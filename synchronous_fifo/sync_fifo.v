==> flow/design.v <==
module sync_fifo(clk,wr,rd,rstn,data_in,data_out,full,empty,hf);
parameter DEP=8,
	  WID=4;
input  wire [WID-1:0] data_in;
input  wire           clk,wr,rd,rstn;
output reg  [WID-1:0] data_out;
output reg full,empty,hf;
reg [WID-1:0] fifo [0:DEP-1];
reg [WID-1:0] i,wr_ptr,r_ptr=0;
always@(posedge clk,negedge rstn) begin
 if(!rstn) begin
   {wr_ptr,r_ptr,data_out}=6'd0;
   for(i=0;i<DEP;i=i+1) begin
     fifo[i]<=4'd0;
   end
 end
 else begin
	 if(wr && !full) begin
	  fifo[wr_ptr[WID-2:0]]<=data_in;
	  wr_ptr<=wr_ptr+1'b1;
	  if(wr_ptr[2:0]-r_ptr[2:0]==(DEP/2)-1) hf<=1'b1;
	  else hf<=0;
	  empty<=1'b0;
	 end
	 if (rd && !empty) begin
	  data_out<=fifo[r_ptr[WID-2:0]];
	  r_ptr<=r_ptr+1'b1;
	  if(r_ptr[2:0]-wr_ptr[2:0]==(DEP/2)-1) hf<=1'b1;
          else  hf<=0;
	  full<=1'b0;
         end
	 if(wr_ptr==r_ptr) begin
	  empty<=1'b1;
	 end
	 else begin
	  empty<=1'b0;
	 end
         if(wr_ptr[WID-1]!=r_ptr[WID-1] && r_ptr[WID-2:0]==wr_ptr[WID-2:0]) begin
	  full<=1'b1;
	 end
	 else begin
	  full<=1'b0;
	 end
 end
end
endmodule
-- From RTL to reports: sync_fifo
The steps from the RTL of sync_fifo to its reports follow in flow order.
Line numbers count from 1 in the design file above.
Not given: n/a
- top module: sync_fifo
- clock: clk
- standard-cell library: sky130hd
- library corner: tt_025C_1v80

-- Word level
Yosys after proc, flatten, opt, wreduce and memory -nomap, before mapping. Print and check cells are not counted. Equal cells are merged and count once.
- add/subtract/negate cells: 4
- noted equal/unequal tests: 19
- noted mux-type cells: 7
- reductions and logical operators: 17
- operator list (kind ; number):
    32-bit by 2-bit == test with 1-bit output with constant B ; 2
    4-bit case mux with 8-bit select ; 1
    3-bit == test with constant B ; 8
    2-bit AND reduction ; 9
    3-bit by 2-bit == test with 1-bit output with constant B ; 4
    3-bit by 3-bit subtractor with 4-bit output ; 2
    4-bit by 1-bit adder with 4-bit output with constant B ; 2
    3-bit by 1-bit == test with 1-bit output with constant B ; 2
    3-bit logical NOT ; 2
    1-bit 2-to-1 mux ; 6
    4-bit == test ; 1
    1-bit logical AND ; 3
    3-bit == test ; 1
    1-bit logical NOT ; 2
    2-bit nonzero test ; 1
    1-bit != test ; 1
- noted register bits: 47
- noted input bits: 8
- output and inout bits: 7
- word-level cells at 61

-- Logic depth
Yosys ltp: most cells in a row. Word level: on the elaborated netlist, between registers, memories and ports. Mapped: between sequential cells and ports; inverters and the memories' decode and read muxes count.
- word-level depth: 5
- ABC_AREA at 1
- mapped depth: 10
- mapped depth without buffers at 10

-- Mapped cells and area
The flow's flattened synthesis, as Yosys stat reports it; memories are mapped. The netlist is that of the ABC_AREA named above (0 if unset); the other value can give another one.
The area totals of this step are shown rounded.
- cells by type (cell ; number ; area in all (um^2)):
    sky130_fd_sc_hd__dfrtp_1 ; 44 ; 1.1E+03
    sky130_fd_sc_hd__nand2_1 ; 78 ; 292.781
    sky130_fd_sc_hd__ha_1 ; 18 ; 225.216
    sky130_fd_sc_hd__o21ai_0 ; 36 ; 180.173
    sky130_fd_sc_hd__nand3_1 ; 29 ; 145.139
    sky130_fd_sc_hd__edfxtp_1 ; 3 ; 90.086
    sky130_fd_sc_hd__inv_1 ; 24 ; 90.086
    sky130_fd_sc_hd__nor2_1 ; 18 ; 67.565
    sky130_fd_sc_hd__xor2_1 ; 5 ; 43.792
    sky130_fd_sc_hd__fa_1 ; 2 ; 40.038
    sky130_fd_sc_hd__buf_6 ; 2 ; 22.522
    sky130_fd_sc_hd__nand2_4 ; 2 ; 22.522
    sky130_fd_sc_hd__o21ai_1 ; 4 ; 20.019
    sky130_fd_sc_hd__nand3_4 ; 1 ; 17.517
    sky130_fd_sc_hd__xnor2_1 ; 2 ; 17.517
    sky130_fd_sc_hd__a21oi_1 ; 3 ; 15.014
    sky130_fd_sc_hd__nor2_4 ; 1 ; 11.261
    sky130_fd_sc_hd__buf_4 ; 1 ; 7.507
Not listed: further types 9, cells in them 10.
- noted standard cells after synthesis: 283
- cell area after synthesis: 0.00246 mm^2
- area of sequential cells: 0.00119 mm^2
- flip-flops at 47
- noted buffer cells: 5

-- Worst setup path after synthesis
Path of least setup slack by OpenSTA after synthesis, without wires, with an ideal clock, recovery checks aside; 20% of the period is set as input and as output delay. Where synthesis merged equal registers, the netlist keeps one of their names.
- path type: register to register
- start: reg r_ptr[0]
- end: reg hf
- noted period: 2190 ps
- library setup time: 257 ps
- time at the first pin: 0 ps
- noted arrival: 1453 ps
- data required time: 1933 ps
- noted path slack: 481 ps
- noted delay of the path: 1710 ps
- noted stages: 10
- buffers on the path at 0
- period reached after synthesis: 1709 ps
"delay of the path" is the arrival time less input delay plus setup time.
"stages" counts driving pins, that of a launching flip-flop among them; a cell with two outputs on the path counts twice.
"period reached after synthesis" is the clock period less the worst setup slack; recovery checks do not enter. This is arithmetic on one report: input and output delays are still those of the set period (20% each).
The rows between start and end are the longest chain of elaborated cells between them; the timing report does not say that the signal goes this way. Where chains are equally long, one stands for them.
A line is the first line of the expression or statement that the cell stems from. Yosys adds cells for indexed reads and writes and turns some case tables into memories.
A register here has more assigning lines than the two given.
- cell sequence: sky130_fd_sc_hd__dfrtp_1 > sky130_fd_sc_hd__inv_1 > sky130_fd_sc_hd__ha_1 > sky130_fd_sc_hd__inv_1 > sky130_fd_sc_hd__fa_1 > sky130_fd_sc_hd__nand3b_1 > sky130_fd_sc_hd__nand2_1 > sky130_fd_sc_hd__nor2_1 > sky130_fd_sc_hd__nand3_1 > sky130_fd_sc_hd__nor2_1
- cells in the longest elaborated chain at 5
- elaborated cells between the ends (all ways): 8
- RTL lines with such cells: 4
- ends and longest elaborated chain, post-synthesis (what ; line ; RTL):
    start, declared ; 9 ; reg [WID-1:0] i,wr_ptr,r_ptr=0;
    start, assigned ; 27 ; r_ptr<=r_ptr+1'b1;
    3-bit by 3-bit subtractor with 4-bit output ; 21 ; if(wr_ptr[2:0]-r_ptr[2:0]==(DEP/2)-1) hf<=1'b1;
    32-bit by 2-bit == test with 1-bit output ; 21 ;
    1-bit 2-to-1 mux ; 21 ;
    1-bit 2-to-1 mux ; 18 ; if(wr && !full) begin
    1-bit 2-to-1 mux ; 25 ; if (rd && !empty) begin
    end, assigned ; 22 ; else hf<=0;
    end, assigned ; 28 ; if(r_ptr[2:0]-wr_ptr[2:0]==(DEP/2)-1) hf<=1'b1;
    end, declared ; 7 ; output reg full,empty,hf;

-- Worst path after layout
Path of least setup slack in the final report of flow run A (OpenROAD, finished layout, wires in). Where an end is a register, its clock arrival counts in the times.
The report prints the path's times to 10 ps; the period is as set.
- path type: register to register
- start: reg wr_ptr[0]
- end: reg hf
- noted period: 2660 ps
- library setup time: 240 ps
- time at the first pin: 280 ps
- noted arrival: 1900 ps
- data required time: 2700 ps
- noted path slack: 800 ps
- noted stages: 11
- buffers on the path at 0
The rows between start and end are the longest chain of elaborated cells between them; the timing report does not say that the signal goes this way. Where chains are equally long, one stands for them.
A register here has more assigning lines than the two given.
- cell sequence: sky130_fd_sc_hd__dfrtp_1 > sky130_fd_sc_hd__inv_1 > sky130_fd_sc_hd__ha_1 > sky130_fd_sc_hd__inv_1 > sky130_fd_sc_hd__fa_1 > sky130_fd_sc_hd__inv_1 > sky130_fd_sc_hd__nand2_1 > sky130_fd_sc_hd__nand2_1 > sky130_fd_sc_hd__nor2_1 > sky130_fd_sc_hd__nand3_1 > sky130_fd_sc_hd__nor2_1
- cells in the longest elaborated chain at 5
- elaborated cells between the ends (all ways): 8
- RTL lines with such cells: 4
- ends and longest elaborated chain, post-layout (what ; line ; RTL):
    start, declared ; 9 ; reg [WID-1:0] i,wr_ptr,r_ptr=0;
    start, assigned ; 20 ; wr_ptr<=wr_ptr+1'b1;
    3-bit by 3-bit subtractor with 4-bit output ; 21 ; if(wr_ptr[2:0]-r_ptr[2:0]==(DEP/2)-1) hf<=1'b1;
    32-bit by 2-bit == test with 1-bit output ; 21 ;
    1-bit 2-to-1 mux ; 21 ;
    1-bit 2-to-1 mux ; 18 ; if(wr && !full) begin
    1-bit 2-to-1 mux ; 25 ; if (rd && !empty) begin
    end, assigned ; 22 ; else hf<=0;
    end, assigned ; 28 ; if(r_ptr[2:0]-wr_ptr[2:0]==(DEP/2)-1) hf<=1'b1;
    end, declared ; 7 ; output reg full,empty,hf;

Below are 2 stored runs of the flow (Yosys, OpenROAD; platform sky130hd) on sync_fifo, each with its settings and what was measured, unordered. Constraints: input delay and output delay 20% of the set period each, output load 0.01 pF.
"period reached" = clock period - worst setup slack. The figure is calculated, with input and output delays left at 20% of the set period.
"worst setup path time" means the part of the period allowed to the worst setup path (the constraints hold back 20% at inputs and 20% at outputs) less its slack; where the path has registers, the arrival times of their clocks count too.
"overall power" is the tool's figure for a default switching activity; nothing was simulated.
"worst setup path time" is known to 10 ps.
Values from the reports are rounded here.

Flow run A
Settings were period_ns = 2.66; CORE_UTILIZATION = 20; SETUP_SLACK_MARGIN = -0.15; PLACE_DENSITY = 0.67; CELL_PAD_IN_SITES_GLOBAL_PLACEMENT = 3; TNS_END_PERCENT = 55; ABC_AREA = 1; GPL_TIMING_DRIVEN = 1; GPL_ROUTABILITY_DRIVEN = 1; SLEW_MARGIN = 5; CAP_MARGIN = 20; CORE_MARGIN = 2
- synthesis area: 0.00246 mm^2
- noted the die outline area: 0.0132 mm^2
- noted the std-cell area (final layout): 0.00297 mm^2
- noted the utilization in the final report: 24.7%
- noted the setup slack of the worst path: 799 ps
- noted the total negative setup slack: 0 ps
- overall power at 3.50 mW
- period reached: 1,861 ps
- worst setup path time at 1,860 ps
- critical path type: register to register

Flow run B
Settings were period_ns = 2.35; CORE_UTILIZATION = 18; SETUP_SLACK_MARGIN = 0.65; PLACE_DENSITY_LB_ADDON = 0.12; CORE_ASPECT_RATIO = 0.81; CELL_PAD_IN_SITES_GLOBAL_PLACEMENT = 3; CAP_MARGIN = 20; CORE_MARGIN = 2; SLEW_MARGIN = 20
- synthesis area: 0.00251 mm^2
- noted the die outline area: 0.0149 mm^2
- noted the std-cell area (final layout): 0.00326 mm^2
- noted the utilization in the final report: 24.2%
- noted the setup slack of the worst path: 399 ps
- noted the total negative setup slack: 0 ps
- overall power at 4.36 mW
- period reached: 1,951 ps
- worst setup path time at 1,950 ps
- critical path type: register to register
