==> flow/design.v <==
module roc(wr,clk,rst,data,addr,data_out);
parameter DW=8,
	  AW=4,
	  DEP=16;
input wire          clk,wr,rst;       
input wire [DW-1:0] data;
input wire [AW-1:0] addr;
output reg [DW-1:0] data_out;
reg [DW-1:0] mem [0:DEP-1];
reg flag;
integer i;
always@(posedge clk) begin
	if (rst) begin
	 for(i=0;i<16;i=i+1) begin
	  mem[i]<=8'd0;
	 end
	end
	if(wr) begin
	        mem[addr]<=data;
		flag<=1'b0;
	end
	else if (!wr) begin
		if (flag) begin 
		  data_out<=8'd0;
		  mem[addr]<=8'd0;
		end
	       else begin	       
		 data_out<=mem[addr];
		 flag<=1'b1;
	       end
	end	
end
endmodule
Step by step through the tools: roc
Tool output for the design above, in the order of the flow.
Line numbers count from 1 in the design file above.
Operators: Yosys type, input widths -> output width; for muxes data width and select width s.
Not given: --

set-up
  design top = roc
  clock = clk
  cell library = sky130hd
  library corner = tt_025C_1v80

Elaborated design
Source: Yosys, flattened and elaborated, memories not mapped. Widths are those after wreduce; folded enables and synchronous resets count as part of the registers. Registers that Yosys merges into a memory's read port (data or address) are not register bits. Print and check cells do not count. Equal cells are merged and count once.
Memory sizes are those after Yosys's memory passes, which may raise the word count (mostly to a power of two), join words into wider ones and drop unused or constant bits.

bit counts
  bits in registers = 1
  cells after elaboration = 10
  output and inout bits = 8
  input bits = 15
  memories = 1
  bits in writable memories = 128

memories
  name  words  width  line  text
  mem   16     8      9     reg [DW-1:0] mem [0:DEP-1];

cells by class
  muxes and demuxes = 6
  reduce/logical cells = 1
  bitwise operators = 1

operator list
  cell             count
  $mux 8           2
  $mux 1           4
  $or 1x1->1       1
  $logic_not 1->1  1

Logic depth
Longest topological path by Yosys (ltp), each cell counted once; first at word level (registers and memories cut), then after technology mapping (sequential cells cut; the memories' decode and read muxes count).

depth
  word-level depth = 3
  ABC_AREA = 0
  gate-level depth with buffers = 7
  mapped depth without buffers = 4

Mapped cells and area
The flow's flattened synthesis, as Yosys stat reports it; memories are mapped. The netlist is that of the ABC_AREA named above (0 if unset); the other value can give another one.
The area totals of this step are shown rounded.

cell types
  cell                       count  total area (um2)
  sky130_fd_sc_hd__edfxtp_1  136    4.08E+03
  sky130_fd_sc_hd__nor2_1    133    499.229
  sky130_fd_sc_hd__mux4_2    17     382.867
  sky130_fd_sc_hd__mux2i_1   18     180.173
  sky130_fd_sc_hd__nand2_1   44     165.158
  sky130_fd_sc_hd__mux4_1    6      157.651
  sky130_fd_sc_hd__nand2b_1  17     106.352
  sky130_fd_sc_hd__a32oi_1   7      61.309
  sky130_fd_sc_hd__buf_6     5      56.304
  sky130_fd_sc_hd__o211ai_1  7      52.55
  sky130_fd_sc_hd__clkbuf_1  12     45.043
  sky130_fd_sc_hd__nand4_1   7      43.792
  sky130_fd_sc_hd__buf_2     5      25.024
  sky130_fd_sc_hd__nand3_1   5      25.024
  sky130_fd_sc_hd__nor2b_1   4      25.024
  sky130_fd_sc_hd__buf_12    1      20.019
  sky130_fd_sc_hd__dfxtp_1   1      20.019
  sky130_fd_sc_hd__nor3_2    2      20.019

Other cell types: 8; their cells: 11.

mapped netlist
  mapped flip-flops = 137
  mapped cells = 438
  area of sequential cells = 4100 um2
  buffers = 25
  chip area (Yosys) = 6030 um2

Worst setup path after synthesis
Path of least setup slack by OpenSTA after synthesis, without wires, with an ideal clock, recovery checks aside; 20% of the period is set as input and as output delay. Where synthesis merged equal registers, the netlist keeps one of their names.

timing path post-synthesis
  path type = input -> register
  start = in addr[1]
  end = mem mem[12][0]
  stages on the path = 5
  required time = 1.575 ns
  library setup time = 0.335 ns
  path delay = 1.355 ns
  path buffers = 2
  launch time at the first pin = 0.382 ns
  arrival = 1.402 ns
  slack = 0.174 ns
  period = 1.91 ns
  external input delay = 0.382 ns
  synthesis period reached = 1.736 ns

"path delay" = arrival - input delay + setup time.
"stages on the path": output pins that drive a net of the path, with the launching flip-flop's if there is one; two outputs of one cell count as two.
"synthesis period reached" is the clock period less the worst setup slack; recovery checks do not enter. This is arithmetic on one report: input and output delays are still those of the set period (20% each).

on the way, post-synthesis
  path through = sky130_fd_sc_hd__buf_6 > sky130_fd_sc_hd__buf_12 > sky130_fd_sc_hd__nor3_2 > sky130_fd_sc_hd__nand3_1 > sky130_fd_sc_hd__nand2b_1

ends and longest elaborated chain, post-synthesis
  element          line  text
  start, declared  7     input wire [AW-1:0] addr;
  end, declared    9     reg [DW-1:0] mem [0:DEP-1];

Chain of elaborated cells between the ends: none given.

Timing after layout
Path of least setup slack in the final report of stored run 1 (OpenROAD, finished layout, wires in). Where an end is a register, its clock arrival counts in the times.

timing path post-layout
  path type = register -> output
  start = reg data_out[3]
  end = out data_out[3]
  external output delay = 0.34 ns
  slack = 0.04 ns
  arrival = 1.34 ns
  stages on the path = 2
  required time = 1.38 ns
  launch time at the first pin = 0.41 ns
  period = 1.72 ns
  path buffers = 1

on the way, post-layout
  path through = sky130_fd_sc_hd__edfxtp_1 > sky130_fd_sc_hd__clkdlybuf4s50_1
  cells in the longest elaborated chain = 0
  elaborated cells between the ends (all ways) = 0
  RTL lines with such cells = 0

ends and longest elaborated chain, post-layout
  element          line  text
  start, declared  8     output reg [DW-1:0] data_out;
  end, declared    8

Subject: roc on sky130hd, stored results

Hello all,

Measured data: module roc, platform sky130hd, 2 stored runs of the flow under differing settings, order arbitrary. Input and output delays are each 20% of the period that was set; the output load is 0.01 pF.
"achieved clock period" means the clock period less the worst setup slack. The figure is calculated, with input and output delays left at 20% of the set period.
"time of the worst setup path" = time allowed to the worst setup path (clock period - input delay - output delay, where it has them) - its slack; a late launch clock adds to it, a late capture clock takes from it.
"total power of the final layout": no workload was simulated; the value follows from the tool's default switching activity.
Measured values are rounded.
Among the settings, - means not set for that run.

setting or result                       stored run 1        stored run 2
period_ns                               1.72                1.72
CORE_UTILIZATION                        53                  34
CAP_MARGIN                              20                  20
CORE_MARGIN                             2                   3
SLEW_MARGIN                             20                  30
PLACE_DENSITY                           -                   0.71
ABC_AREA                                -                   1
GPL_ROUTABILITY_DRIVEN                  -                   0
CTS_CLUSTER_SIZE                        -                   53
MAX_ROUTING_LAYER                       -                   met4
post-synthesis cell area (um2)          6030                6300
area inside the die boundary (um2)      12200               20200
standard-cell area after routing (um2)  7750                7850
utilization after routing (%)           70.6                43.4
worst setup slack after layout (ns)     0.037               0.057
total negative slack (ns)               0.000               0.000
final worst hold slack (ns)             0.755               0.703
total power of the final layout (uW)    8260                7970
achieved clock period (ns)              1.683               1.663
time of the worst setup path (ns)       1.34                1.32
critical path type                      register -> output  input -> register

Thanks
